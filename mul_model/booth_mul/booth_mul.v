==> flow/design.v <==
module boothmul# (parameter COMPUTER_WIDTH=32,parameter WIDTH =COMPUTER_WIDTH+2)
(
  input               clk           ,
  input               reset         ,
  input  [COMPUTER_WIDTH:0] src1,
  input  [COMPUTER_WIDTH:0] src2,
  input         in_valid,
  output reg    in_ready,
  output reg    out_valid,
  output [COMPUTER_WIDTH*2-1:0] result
);
reg [WIDTH*2-1:0] tem_result, multiplicand;
reg [WIDTH:0] multiplier;
reg doing;
wire calculate_done,ready_to_doing,doing_to_done,done_to_ready;
wire [WIDTH*2-1:0] mid_result;
assign ready_to_doing = in_valid && in_ready;
assign doing_to_done  = calculate_done;
assign done_to_ready  = out_valid;
always @(posedge clk) begin
    if (reset) begin
        in_ready<=1;
    end
    else if (ready_to_doing) begin
        in_ready <= 1'b0;
    end
    else if (done_to_ready) begin
        in_ready <= 1'b1;
    end    
end
always @(posedge clk) begin
    if (reset ) begin
        out_valid <=1'b0;
    end   
    else if (done_to_ready)  begin
        out_valid <=1'b0;
    end
    else if (doing_to_done ) begin
        out_valid <= 1'b1;
    end
end
always @(posedge clk) begin
    if (reset ) begin
        doing <= 1'b0;
    end
    else if (ready_to_doing) begin
        doing <= 1'b1;
    end
    else if (doing_to_done) begin
        doing <= 1'b0;
    end    
end
always @(posedge clk) begin
    if (ready_to_doing ) begin
        multiplicand <= {{WIDTH{src2[COMPUTER_WIDTH]}},src2};
    end
    else if (doing) begin
        multiplicand <= {multiplicand[WIDTH*2-3:0],2'b0};
    end
end
always @(posedge clk) begin
    if (ready_to_doing) begin
        multiplier <= {src1[COMPUTER_WIDTH],src1,1'b0};
    end
    else if (doing) begin 
        multiplier <= {2'b0,multiplier[WIDTH:2]};
    end
end
assign calculate_done = doing && multiplier[WIDTH+1:1] == {WIDTH{1'b0}}; 
wire partial_cout;
booth_partial  #(.WIDTH (WIDTH))
booth_partial   (
    .x_src  (multiplicand),
    .y_src   (multiplier[2:0]),
    .p_result (mid_result),
    .cout      (partial_cout)
);
wire [WIDTH*2-1:0] adder_a;
wire [WIDTH*2-1:0] adder_b;
wire [1:0]        adder_cin;
wire [WIDTH*2-1:0] adder_result;
wire        adder_cout;
assign adder_a   = mid_result;
assign adder_b   = tem_result;
assign adder_cin = {1'b0,partial_cout};
assign {adder_cout, adder_result} = adder_a + adder_b + {{WIDTH*2-3{1'b0}},adder_cin};
always @(posedge clk) begin
    if (ready_to_doing) begin
        tem_result <={WIDTH*2-1{1'b0}};
    end
    else if (doing) begin
    tem_result <= adder_result;
    end
end
assign result = tem_result[63:0];
endmodule
module booth_sel(
  input [2:0] src,
  output [3:0] sel
);
wire y_add,y,y_sub;
wire sel_negative,sel_double_negative,sel_positive,sel_double_positive;
assign {y_add,y,y_sub} = src;
assign sel_negative =  y_add & (y & ~y_sub | ~y & y_sub);
assign sel_positive = ~y_add & (y & ~y_sub | ~y & y_sub);
assign sel_double_negative =  y_add & ~y & ~y_sub;
assign sel_double_positive = ~y_add &  y &  y_sub;
assign sel={sel_negative,sel_positive,sel_double_negative,sel_double_positive};
endmodule
module booth_result_sel(
  input [3:0] sel,
  input [1:0] src,
  output      p 
);
wire x,x_sub;
wire sel_negative,sel_double_negative,sel_positive,sel_double_positive;
assign {sel_negative,sel_positive,sel_double_negative,sel_double_positive}=sel;
assign {x,x_sub} =src;
assign p = ~(~(sel_negative & ~x) & ~(sel_double_negative & ~x_sub) 
           & ~(sel_positive & x ) & ~(sel_double_positive &  x_sub));
endmodule
module booth_partial
#(
    parameter WIDTH = 4
)
(
  input [2*WIDTH-1:0]  x_src,
  input [2:0] y_src,
  output [2*WIDTH-1:0]   p_result,
  output                cout 
);
wire y_add,y,y_sub;
assign {y_add,y,y_sub} = y_src;
wire [3:0] sel;
wire sel_negative,sel_double_negative,sel_positive,sel_double_positive;
assign {sel_negative,sel_positive,sel_double_negative,sel_double_positive}=sel;
assign cout=sel_negative || sel_double_negative;
booth_sel booth_sel(
    .src    (y_src),
    .sel    (sel)
);
booth_result_sel partial0(.sel (sel), .src ({x_src[0],1'b0}), .p (p_result[0]));
genvar x;
generate for ( x =1;x<WIDTH*2;x=x+1) begin : gen_partial
    booth_result_sel partial(.sel (sel), .src (x_src[x:x-1]), .p (p_result[x]));
end endgenerate
endmodule
==> Step by step through the tools: boothmul <==
Tool output for the design above, in the order of the flow.
Lines are those of the file above, counted from 1.
{ "design": {"design": "boothmul", "clock_port": "clk", "library": "sky130hd", "pvt_corner": "tt_025C_1v80"} }

==> After elaboration <==
Yosys after proc, flatten, opt, wreduce and memory -nomap, before mapping. Memory bits, and registers merged into a memory's read port (data or address), are not among the register bits. Print and check cells are not counted. Equal cells are merged and count once.
{ "bits": {"word_cells": 919, "rom_bits": 0, "out_inout_bits": 66, "reg_bits": 174, "latch_bits": 0, "clocked_rd_ports_x_width": 0, "in_bits": 69, "n_memories": 0, "mem_bits_rw": 0} }
{ "classes": {"mul": 0, "logic": 892, "eq_ne": 0, "n_shift": 0, "muxes": 9, "n_reduce_logical": 8, "div": 0, "n_cmp": 0, "addsub": 2} }
{ "op_table": {"columns": ["operator", "count"], "rows": [
  ["1-bit AND", 481],
  ["1-bit inverter", 410],
  ["67-bit 2-to-1 mux", 2],
  ["35-bit 2-to-1 mux", 2],
  ["68-bit by 1-bit adder with 68-bit output", 1],
  ["68-bit adder", 1],
  ["35-bit zero test", 1],
  ["2-bit nonzero test", 3],
  ["1-bit 2-to-1 mux", 5],
  ["1-bit logical AND", 2],
  ["2-bit OR reduction", 1],
  ["1-bit OR", 1],
  ["1-bit logical OR", 1]
]} }

==> Longest topological paths <==
Longest topological path by Yosys (ltp), each cell counted once; first at word level (registers and memories cut), then after technology mapping (sequential cells cut; the memories' decode and read muxes count).
{ "depth": {"depth_word": 12, "ABC_AREA": 0, "ltp_mapped": 18, "depth_no_buf": 17} }

==> Synthesis result <==
Source: synth_stat.txt of the flow (Yosys; design flattened, memories mapped). It holds for the ABC_AREA given above (unset counts as 0); a run with the other value may have another netlist.
Totals and module areas in this step are rounded.
{ "synth_totals": {"stdcells": 1343, "seq_area_um2": 4250, "flip_flops": 164, "area_um2": 11500, "buffers": 99} }
{ "by_type": {"columns": ["type", "count", "type_area_um2"], "rows": [
  ["sky130_fd_sc_hd__edfxtp_1", 97, 2.91E+03],
  ["sky130_fd_sc_hd__dfxtp_1", 67, 1.34E+03],
  ["sky130_fd_sc_hd__nand2_1", 233, 874.589],
  ["sky130_fd_sc_hd__ha_1", 63, 788.256],
  ["sky130_fd_sc_hd__xor2_1", 79, 691.914],
  ["sky130_fd_sc_hd__o21ai_0", 121, 605.581],
  ["sky130_fd_sc_hd__a21o_1", 72, 540.518],
  ["sky130_fd_sc_hd__a22oi_1", 64, 480.461],
  ["sky130_fd_sc_hd__a21oi_1", 77, 385.37],
  ["sky130_fd_sc_hd__xnor2_1", 41, 359.094],
  ["sky130_fd_sc_hd__clkbuf_1", 90, 337.824],
  ["sky130_fd_sc_hd__mux2i_1", 28, 280.269],
  ["sky130_fd_sc_hd__nor2_1", 70, 262.752],
  ["sky130_fd_sc_hd__nand3_1", 45, 225.216],
  ["sky130_fd_sc_hd__nand4_1", 25, 156.4],
  ["sky130_fd_sc_hd__o21bai_1", 20, 150.144],
  ["sky130_fd_sc_hd__inv_1", 26, 97.594],
  ["sky130_fd_sc_hd__a211oi_1", 12, 90.086]
]} }
Other cell types: 45; their cells: 113.
By module: a second synthesis without flattening, with its own total; a netlist apart from the flattened one above.
{ "unflattened": {"hier_cells": 1368, "hier_area_um2": 12000} }
Each row is one instance without its submodules.
{ "modules": {"columns": ["mod", "instances", "mod_seq_area_um2", "n_cells", "mod_area_um2"], "rows": [
  ["boothmul", 1, 4360, 1152, 10300],
  ["booth_result_sel", 68, 0.0, 3, 23.8],
  ["booth_sel", 1, 0.0, 10, 63.8],
  ["booth_partial (WIDTH=34)", 1, 0.0, 2, 10.0]
]} }

==> Timing after synthesis <==
Source: OpenSTA report_checks on the synthesized netlist (no wires, ideal clock, input and output delay 20% of the period each), path of least setup slack; recovery checks are left aside. Register names are those of the netlist, which keeps one name where synthesis merged equal registers.
{ "synth_timing": {"path_kind": "reg2reg", "startpoint": "reg multiplier[2]", "endpoint": "reg tem_result[61]", "arrival_time_ns": 4.148, "driving_pins": 18, "path_buffers": 3, "required_ns": 5.474, "launch_ns": 0.000, "path_delay_ns": 4.274, "period_ns": 5.6, "setup_slack_ns": 1.326, "setup_ns": 0.126, "synth_period_reached_ns": 4.274} }
"path_delay_ns" is the arrival time less input delay plus setup time.
"driving_pins" counts driving pins, that of a launching flip-flop among them; a cell with two outputs on the path counts twice.
"synth_period_reached_ns" = period - worst setup slack (recovery checks aside). The figure is calculated, with input and output delays left at 20% of the set period.
The rows between start and end are the longest chain of elaborated cells between them; the timing report does not say that the signal goes this way. Where chains are equally long, one stands for them.
A line is the first line of the expression or statement that the cell stems from. Yosys adds cells for indexed reads and writes and turns some case tables into memories.
{ "synth_via": {"cell_sequence": "sky130_fd_sc_hd__edfxtp_1 sky130_fd_sc_hd__clkbuf_1 sky130_fd_sc_hd__buf_1 sky130_fd_sc_hd__buf_1 sky130_fd_sc_hd__xor2_1 sky130_fd_sc_hd__a22oi_1 sky130_fd_sc_hd__o21ai_0 sky130_fd_sc_hd__ha_1 sky130_fd_sc_hd__a21oi_1 sky130_fd_sc_hd__a2111oi_4 sky130_fd_sc_hd__o21ai_2 sky130_fd_sc_hd__a2111oi_4 sky130_fd_sc_hd__o21ai_2 sky130_fd_sc_hd__o31a_1 sky130_fd_sc_hd__o31ai_4 sky130_fd_sc_hd__a31oi_1 sky130_fd_sc_hd__a22oi_1 sky130_fd_sc_hd__o31ai_2", "elab_chain_cells": 10, "cone_cells": 750, "cone_classes": "add/sub: 2; logic: 747; reduce/logical: 1"} }
{ "synth_lines": {"columns": ["item", "line_no", "text"], "rows": [
  ["start: declaration", 13, "reg [WIDTH:0] multiplier;"],
  ["start: assignment", 63, "multiplier <= {src1[COMPUTER_WIDTH],src1,1'b0};"],
  ["start: assignment", 66, "multiplier <= {2'b0,multiplier[WIDTH:2]};"],
  ["1-bit AND (2 in a row)", 106, "assign sel_double_negative =  y_add & ~y & ~y_sub;"],
  ["1-bit AND", 119, "assign p = ~(~(sel_negative & ~x) & ~(sel_double_negative & ~x_sub)"],
  ["1-bit inverter", 119, null],
  ["1-bit AND (3 in a row)", 119, null],
  ["1-bit inverter", 119, null],
  ["68-bit adder", 86, "assign {adder_cout, adder_result} = adder_a + adder_b + {{WIDTH*2-3{1'b0}},adder_cin};"],
  ["68-bit by 1-bit adder with 68-bit output", 86, null],
  ["end: assignment", 89, "tem_result <={WIDTH*2-1{1'b0}};"],
  ["end: assignment", 92, "tem_result <= adder_result;"],
  ["end: declaration", 12, "reg [WIDTH*2-1:0] tem_result, multiplicand;"]
]} }

Memo
Re: implementation data of boothmul

Top module boothmul; platform sky130hd; tools Yosys and OpenROAD; 2 stored runs in no particular order. Input and output delays are each 20% of the period that was set; the output load is 0.01 pF.
[
  {
    "run": "run 1",
    "settings": { "period_ns": 4.4, "CORE_UTILIZATION": 35, "SETUP_SLACK_MARGIN": 1.19, "PLACE_DENSITY_LB_ADDON": 0.28, "CORE_MARGIN": 4, "CELL_PAD_IN_SITES_DETAIL_PLACEMENT": 1, "MIN_ROUTING_LAYER": "met2", "MAX_ROUTING_LAYER": "met4", "CAP_MARGIN": 20, "SLEW_MARGIN": 20 },
    "outcome": "not finished: routing ended with error GRT-0232"
  },
  {
    "run": "run 2",
    "settings": { "period_ns": 3.21, "CORE_UTILIZATION": 49, "SETUP_SLACK_MARGIN": 0.2, "PLACE_DENSITY": 0.72, "CORE_ASPECT_RATIO": 1.96, "CORE_MARGIN": 2, "CELL_PAD_IN_SITES_GLOBAL_PLACEMENT": 0, "CELL_PAD_IN_SITES_DETAIL_PLACEMENT": 2, "CTS_CLUSTER_SIZE": 74, "CTS_CLUSTER_DIAMETER": 235, "CAP_MARGIN": 20, "SLEW_MARGIN": 20 },
    "outcome": "not finished: placement ended with a tool error"
  }
]
