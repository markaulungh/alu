==> flow/design.v <==
module switch_17x68bits(
   input [1155:0] part_group,
      output [1155:0] sw_group
);
wire [67:0] po16,po15,po14,po13,po12,po11,po10,po09,po08,po07,po06,po05,po04,po03,po02,po01,po00;
assign {po16,po15,po14,po13,po12,po11,po10,po09,po08,po07,po06,po05,po04,po03,po02,po01,po00} = part_group;
genvar x;
generate for ( x =0;x<68;x=x+1) begin : gen_switch
    assign sw_group[(x+1)*17-1:x*17] = {po16[x],po15[x],po14[x],po13[x],po12[x],po11[x],po10[x],po09[x],
                                     po08[x],po07[x],po06[x],po05[x],po04[x],po03[x],po02[x],po01[x],po00[x]};
end endgenerate
endmodule
module booth_walloc# (parameter COMPUTER_WIDTH=32,parameter WIDTH =COMPUTER_WIDTH+2)
(
  input               clk           ,
  input               reset         ,
  input  [COMPUTER_WIDTH:0] src1,
  input  [COMPUTER_WIDTH:0] src2,
  input         in_valid,
  output reg    in_ready,
  output reg    out_valid,
  output [COMPUTER_WIDTH*2-1:0] result
);
reg [WIDTH-1:0] multiplier;
reg [WIDTH*2-1:0] multiplicand;
reg first_doing;
wire ready_to_doing;
assign ready_to_doing = in_ready && in_valid;
always@(posedge clk ) begin
      if (reset ) begin
        in_ready <=1'b0;
      end
      else begin
        in_ready<=1'b1;
      end
      if (ready_to_doing) begin
        first_doing<=1'b1;
      end
      else begin
        first_doing <= 1'b0;
      end
      out_valid <= first_doing;
end
always @(posedge clk ) begin
  if (ready_to_doing) begin
    multiplicand <= {{WIDTH{src1[COMPUTER_WIDTH]}},src1};
    multiplier <= {src2[COMPUTER_WIDTH],src2};
  end
end
wire [1155:0] part_group;
wire [16:0]   part_cout;
booth_partial part0 (.x_src (multiplicand), .y_src({multiplier[1:0],1'b0}), 
                        .p_result (part_group[67:0]), .cout(part_cout[0]));
genvar x;
generate for ( x =1;x<17;x=x+1) begin : gen_walloc_partial
booth_partial part (
                    .x_src ({multiplicand[2*WIDTH-1-2*x:0],
                    {2*x{1'b0}}}), 
                    .y_src({multiplier[(x+1)*2-1:x*2-1]}), 
                    .p_result (part_group[(x+1)*68-1:x*68]), .cout(part_cout[x]));
end endgenerate
wire [1155:0] swo_group; 
switch_17x68bits switch (.part_group (part_group), .sw_group (swo_group));
wire [937:0] wt_cout; 
wire [66:0]  wt_c;
wire [67:0]  wt_s;
walloc_17bits walloc00 (.src_in (swo_group[16:0]), .cin({part_cout[13:0]}), 
                    .cout_group (wt_cout[13:0]),  .cout(wt_c[0]), .s (wt_s[0]));
genvar y;
generate for ( y =1;y<67;y=y+1) begin : gen_walloc
walloc_17bits walloc  (.src_in (swo_group[(y+1)*17-1:y*17]), .cin({wt_cout[y*14-1:(y-1)*14]}), 
                    .cout_group (wt_cout[(y+1)*14-1:y*14]),  .cout(wt_c[y]), .s (wt_s[y]));
end endgenerate
walloc_17bits walloc67(.src_in (swo_group[1155:1139]), .cin({wt_cout[937:924]}), 
                    .cout_group (),  .cout(), .s (wt_s[67]));
reg [67:0] wt_s_buf,wt_c_buf;
reg  part_next_highest_bit;
always@(posedge clk ) begin
  if (first_doing) begin
    wt_c_buf <= {wt_c,part_cout[14]};
    wt_s_buf <= {wt_s};
    part_next_highest_bit <= part_cout[15];
  end
end
wire [WIDTH*2-1:0] adder_a;
wire [WIDTH*2-1:0] adder_b;
wire              adder_cin;
wire [WIDTH*2-1:0] adder_result;
wire        adder_cout;
assign adder_a   = wt_c_buf;
assign adder_b   = wt_s_buf;
assign adder_cin = part_next_highest_bit;
assign {adder_cout, adder_result} = adder_a + adder_b + {{WIDTH*2-2{1'b0}},adder_cin};
assign result = adder_result[COMPUTER_WIDTH*2-1:0];
endmodule
module walloc_17bits(
    input [16:0] src_in,
    input [13:0]  cin,
    output [13:0] cout_group,
    output      cout,s
);
wire [13:0] c;
wire [4:0] first_s;
csa csa0 (.in (src_in[16:14]), .cout (c[4]), .s (first_s[4]) );
csa csa1 (.in (src_in[13:11]), .cout (c[3]), .s (first_s[3]) );
csa csa2 (.in (src_in[10:08]), .cout (c[2]), .s (first_s[2]) );
csa csa3 (.in (src_in[07:05]), .cout (c[1]), .s (first_s[1]) );
csa csa4 (.in (src_in[04:02]), .cout (c[0]), .s (first_s[0]) );
wire [3:0] secnod_s;
csa csa5 (.in ({first_s[4:2]}             ), .cout (c[8]), .s (secnod_s[3]));
csa csa6 (.in ({first_s[1:0],src_in[1]}   ), .cout (c[7]), .s (secnod_s[2]));
csa csa7 (.in ({src_in[0],cin[4:3]}       ), .cout (c[6]), .s (secnod_s[1]));
csa csa8 (.in ({cin[2:0]}                 ), .cout (c[5]), .s (secnod_s[0]));
wire [1:0] thrid_s;
csa csa9 (.in (secnod_s[3:1]          ), .cout (c[10]), .s (thrid_s[1]));
csa csaA (.in ({secnod_s[0],cin[6:5]} ), .cout (c[09]), .s (thrid_s[0]));
wire [1:0] fourth_s;
csa csaB (.in ({thrid_s[1:0],cin[10]} ),  .cout (c[12]), .s (fourth_s[1]));
csa csaC (.in ({cin[9:7]             }),  .cout (c[11]), .s (fourth_s[0]));
wire fifth_s;
csa csaD (.in ({fourth_s[1:0],cin[11]}),  .cout (c[13]), .s (fifth_s));
csa csaE (.in ({fifth_s,cin[13:12]}   ),  .cout (cout),  .s  (s));
assign cout_group = c;
endmodule
module csa(
  input [2:0] in,
  output cout,s
);
wire a,b,cin;
assign a=in[2];
assign b=in[1];
assign cin=in[0];
assign s = a ^ b ^ cin;
assign cout = a & b | b & cin | a & cin;
endmodule
module booth_sel(
  input [2:0] src,
  output [3:0] sel
);
wire y_add,y,y_sub;
wire sel_negative,sel_double_negative,sel_positive,sel_double_positive;
assign {y_add,y,y_sub} = src;
assign sel_negative =  y_add & (y & ~y_sub | ~y & y_sub);
assign sel_positive = ~y_add & (y & ~y_sub | ~y & y_sub);
assign sel_double_negative =  y_add & ~y & ~y_sub;
assign sel_double_positive = ~y_add &  y &  y_sub;
assign sel={sel_negative,sel_positive,sel_double_negative,sel_double_positive};
endmodule
module booth_result_sel(
  input [3:0] sel,
  input [1:0] src,
  output      p 
);
wire x,x_sub;
wire sel_negative,sel_double_negative,sel_positive,sel_double_positive;
assign {sel_negative,sel_positive,sel_double_negative,sel_double_positive}=sel;
assign {x,x_sub} =src;
assign p = ~(~(sel_negative & ~x) & ~(sel_double_negative & ~x_sub) 
           & ~(sel_positive & x ) & ~(sel_double_positive &  x_sub));
endmodule
module booth_partial
#(
    parameter WIDTH = 4
)
(
  input [2*WIDTH-1:0]  x_src,
  input [2:0] y_src,
  output [2*WIDTH-1:0]   p_result,
  output                cout 
);
wire y_add,y,y_sub;
assign {y_add,y,y_sub} = y_src;
wire [3:0] sel;
wire sel_negative,sel_double_negative,sel_positive,sel_double_positive;
assign {sel_negative,sel_positive,sel_double_negative,sel_double_positive}=sel;
assign cout=sel_negative || sel_double_negative;
booth_sel booth_sel(
    .src    (y_src),
    .sel    (sel)
);
booth_result_sel partial0(.sel (sel), .src ({x_src[0],1'b0}), .p (p_result[0]));
genvar x;
generate for ( x =1;x<WIDTH*2;x=x+1) begin : gen_partial
    booth_result_sel partial(.sel (sel), .src (x_src[x:x-1]), .p (p_result[x]));
end endgenerate
endmodule
Reports on booth_walloc
What the tools print for booth_walloc, step after step.
Lines are those of the file above, counted from 1.
Library cell names are shortened.
{ "inputs": {"top_module": "booth_walloc", "clock": "clk", "cell_library": "sky130hd", "pvt_corner": "tt_025C_1v80"} }

Word level
Source: Yosys, flattened and elaborated, memories not mapped. Widths are those after wreduce; folded enables and synchronous resets count as part of the registers. Registers that Yosys merges into a memory's read port (data or address) are not register bits. Print and check cells do not count. Equal cells are merged and count once.
{ "op_classes": {"logic": 993, "add_sub_neg": 2, "mux": 2, "n_reduce_logical": 17} }
{ "op_table": {"columns": ["operator", "n"], "rows": [
  ["1-bit bitwise AND", 464],
  ["1-bit OR", 188],
  ["1-bit NOT", 175],
  ["1-bit XOR", 166],
  ["1-bit logical OR", 16],
  ["13-bit by 1-bit adder with 14-bit output", 1],
  ["12-bit by 11-bit adder with 13-bit output", 1],
  ["1-bit two-way mux", 2],
  ["1-bit logical AND", 1]
]} }
{ "word_totals": {"inputBits": 69, "register_bits": 68, "wordCells": 1022} }

Depth
Longest topological path by Yosys (ltp), each cell counted once; first at word level (registers and memories cut), then after technology mapping (sequential cells cut; the memories' decode and read muxes count).
{ "depth": {"depth_word": 27, "abc_area": 0, "depth_mapped": 15} }

Mapped cells and area
Yosys stat after the flow's synthesis: flattened, memories mapped to cells. It holds for the ABC_AREA given above (unset counts as 0); a run with the other value may have another netlist.
Totals and module areas in this step are rounded.
{ "types": {"columns": ["type", "n", "area_total_um2"], "rows": [
  ["edfxtp_1", 65, 1.95E+03],
  ["fa_1", 88, 1761.69],
  ["buf_4", 51, 382.867],
  ["inv_1", 87, 326.563],
  ["ha_1", 13, 162.656],
  ["xnor2_1", 14, 122.618],
  ["nand2_1", 26, 97.594],
  ["mux2i_1", 7, 70.067],
  ["nor2_1", 18, 67.565],
  ["xor2_1", 7, 61.309],
  ["dfxtp_1", 3, 60.058],
  ["a22oi_1", 7, 52.55],
  ["and2_1", 8, 50.048],
  ["a21oi_1", 8, 40.038],
  ["a211oi_1", 5, 37.536],
  ["a31oi_2", 2, 25.024],
  ["buf_2", 5, 25.024],
  ["nor3_1", 5, 25.024]
]} }
Other cell types: 25; their cells: 49.
{ "mapped": {"buffers": 61, "sequential_area_um2": 2010, "ff_cells": 68, "synth_area_um2": 5680, "mapped_cells": 468} }
The figures by module come from a second, unflattened synthesis with its own total; it is not the netlist above.
{ "hier_totals": {"cells_unflattened": 3463, "area_unflattened_um2": 41500} }
Rows give one instance, submodules left out.
{ "by_module": {"columns": ["mod", "cells", "seq_area_um2", "instances", "mod_area_um2"], "rows": [
  ["csa", 1, 0.0, 960, 20.0],
  ["booth_walloc", 735, 5160, 1, 9110],
  ["switch_17x68bits", 1156, 0.0, 1, 8680],
  ["booth_result_sel", 3, 0.0, 136, 23.8],
  ["booth_sel", 10, 0.0, 17, 63.8],
  ["booth_partial", 2, 0.0, 17, 10.0],
  ["walloc_17bits", 0, 0.0, 64, 0.0]
]} }

Path before layout
Source: OpenSTA report_checks on the synthesized netlist (no wires, ideal clock, input and output delay 20% of the period each), path of least setup slack; recovery checks are left aside. Register names are those of the netlist, which keeps one name where synthesis merged equal registers.
{ "synth_path": {"path_kind": "flip-flop to flip-flop", "from": "register multiplier[5]", "to": "register (no name shown)", "t_first_pin_ns": 0.000, "setup_slack_ns": 0.100, "driving_pins": 14, "delay_ns": 4.540, "tclk_ns": 4.64, "t_arrival_ns": 4.271, "period_less_setup_slack_ns": 4.54} }
"delay_ns" = arrival - input delay + setup time.
"driving_pins": output pins that drive a net of the path, with the launching flip-flop's if there is one; two outputs of one cell count as two.
"period_less_setup_slack_ns" = period - worst setup slack (recovery checks aside). The figure is calculated, with input and output delays left at 20% of the set period.
The rows between start and end are the longest chain of elaborated cells between them; the timing report does not say that the signal goes this way. Where chains are equally long, one stands for them.
A line is the first line of the expression or statement that the cell stems from. Yosys adds cells for indexed reads and writes and turns some case tables into memories.
{ "synth_via": {"cell_sequence": "edfxtp_1 > buf_2 > or3b_2 > o21ai_0 > fa_1 > inv_1 > fa_1 > fa_1 > inv_1 > fa_1 > inv_1 > fa_1 > inv_1 > fa_1", "elab_chain_len": 24, "cone_cells": 169} }
{ "synth_lines": {"columns": ["item", "line_no", "text"], "rows": [
  ["start, declared", 24, "reg [WIDTH-1:0] multiplier;"],
  ["start, assigned", 47, "multiplier <= {src2[COMPUTER_WIDTH],src2};"],
  ["1-bit NOT", 143, "assign sel_negative =  y_add & (y & ~y_sub | ~y & y_sub);"],
  ["1-bit bitwise AND", 143, null],
  ["1-bit OR", 143, null],
  ["1-bit bitwise AND", 143, null],
  ["1-bit NOT", 158, "assign p = ~(~(sel_negative & ~x) & ~(sel_double_negative & ~x_sub)"],
  ["1-bit bitwise AND", 158, null],
  ["1-bit NOT", 158, null],
  ["(+6 left out)", null, null],
  ["1-bit bitwise AND", 134, "assign cout = a & b | b & cin | a & cin;"],
  ["1-bit OR (2 in a row)", 134, null],
  ["1-bit bitwise AND", 134, null],
  ["1-bit OR (2 in a row)", 134, null],
  ["1-bit bitwise AND", 134, null],
  ["1-bit OR (2 in a row)", 134, null],
  ["1-bit XOR (2 in a row)", 133, "assign s = a ^ b ^ cin;"]
]} }

Timing after layout
From the final timing report of run 1: the path of least setup slack in the routed layout; clock arrival at registers is part of the times.
{ "layout_path": {"path_kind": "flip-flop to flip-flop", "from": "register multiplier[5]", "to": "register (no name shown)", "tclk_ns": 5.52, "driving_pins": 13, "t_arrival_ns": 4.90, "t_first_pin_ns": 0.32, "setup_slack_ns": 0.69} }
The rows between start and end are the longest chain of elaborated cells between them; the timing report does not say that the signal goes this way. Where chains are equally long, one stands for them.
{ "layout_via": {"cell_sequence": "edfxtp_1 > or3b_2 > o21ai_0 > fa_1 > inv_1 > fa_1 > fa_1 > inv_1 > fa_1 > inv_1 > fa_1 > inv_1 > fa_1", "elab_chain_len": 24, "cone_cells": 169} }
{ "layout_lines": {"columns": ["item", "line_no", "text"], "rows": [
  ["start, declared", 24, "reg [WIDTH-1:0] multiplier;"],
  ["start, assigned", 47, "multiplier <= {src2[COMPUTER_WIDTH],src2};"],
  ["1-bit NOT", 143, "assign sel_negative =  y_add & (y & ~y_sub | ~y & y_sub);"],
  ["1-bit bitwise AND", 143, null],
  ["1-bit OR", 143, null],
  ["1-bit bitwise AND", 143, null],
  ["1-bit NOT", 158, "assign p = ~(~(sel_negative & ~x) & ~(sel_double_negative & ~x_sub)"],
  ["1-bit bitwise AND", 158, null],
  ["1-bit NOT", 158, null],
  ["(+6 left out)", null, null],
  ["1-bit bitwise AND", 134, "assign cout = a & b | b & cin | a & cin;"],
  ["1-bit OR (2 in a row)", 134, null],
  ["1-bit bitwise AND", 134, null],
  ["1-bit OR (2 in a row)", 134, null],
  ["1-bit bitwise AND", 134, null],
  ["1-bit OR (2 in a row)", 134, null],
  ["1-bit XOR (2 in a row)", 133, "assign s = a ^ b ^ cin;"]
]} }

Stored flow runs of booth_walloc (2 of them; Yosys, OpenROAD, sky130hd). They differ in their settings and are not a sequence. Constraints: input delay and output delay 20% of the set period each, output load 0.01 pF.
"clock period reached" = clock period - worst setup slack. The figure is calculated, with input and output delays left at 20% of the set period.
By "critical path time" is meant the share of the clock period that the worst setup path is allowed (20% is reserved at inputs, 20% at outputs), minus its slack. Clock arrival times at its registers enter into it.
"total design power": no workload was simulated; the value follows from the tool's default switching activity.
Values from the reports are rounded here.

==> run 1: settings <==
{ "period_ns": 5.52, "SETUP_SLACK_MARGIN": 0.5, "CAP_MARGIN": 20, "CORE_MARGIN": 2, "CORE_UTILIZATION": 40, "SLEW_MARGIN": 20 }
==> run 1: results <==
post-synthesis cell area: 5680 µm²
total design power: 3690 uW
lowest setup slack: 0.694 ns
sum of negative setup slack: 0.000 ns
utilization in the final report: 47.9%
worst-case hold slack: 0.578 ns
std-cell area (final layout): 6650 µm²
die footprint: 15200 µm²
critical path time: 4.83 ns
worst path kind: flip-flop to flip-flop
clock period reached: 4.826 ns

==> run 2: settings <==
{ "period_ns": 7.24, "CORE_UTILIZATION": 28, "SETUP_SLACK_MARGIN": 1.57, "CORE_ASPECT_RATIO": 1.17, "CORE_MARGIN": 6, "GPL_TIMING_DRIVEN": 0, "CTS_CLUSTER_SIZE": 15, "CTS_CLUSTER_DIAMETER": 172, "CAP_MARGIN": 0, "SLEW_MARGIN": 20 }
==> run 2: results <==
post-synthesis cell area: 5680 µm²
total design power: 2740 uW
lowest setup slack: 2.53 ns
sum of negative setup slack: 0.000 ns
utilization in the final report: 36.2%
worst-case hold slack: 0.570 ns
std-cell area (final layout): 7110 µm²
die footprint: 23900 µm²
critical path time: 4.71 ns
worst path kind: flip-flop to flip-flop
clock period reached: 4.714 ns
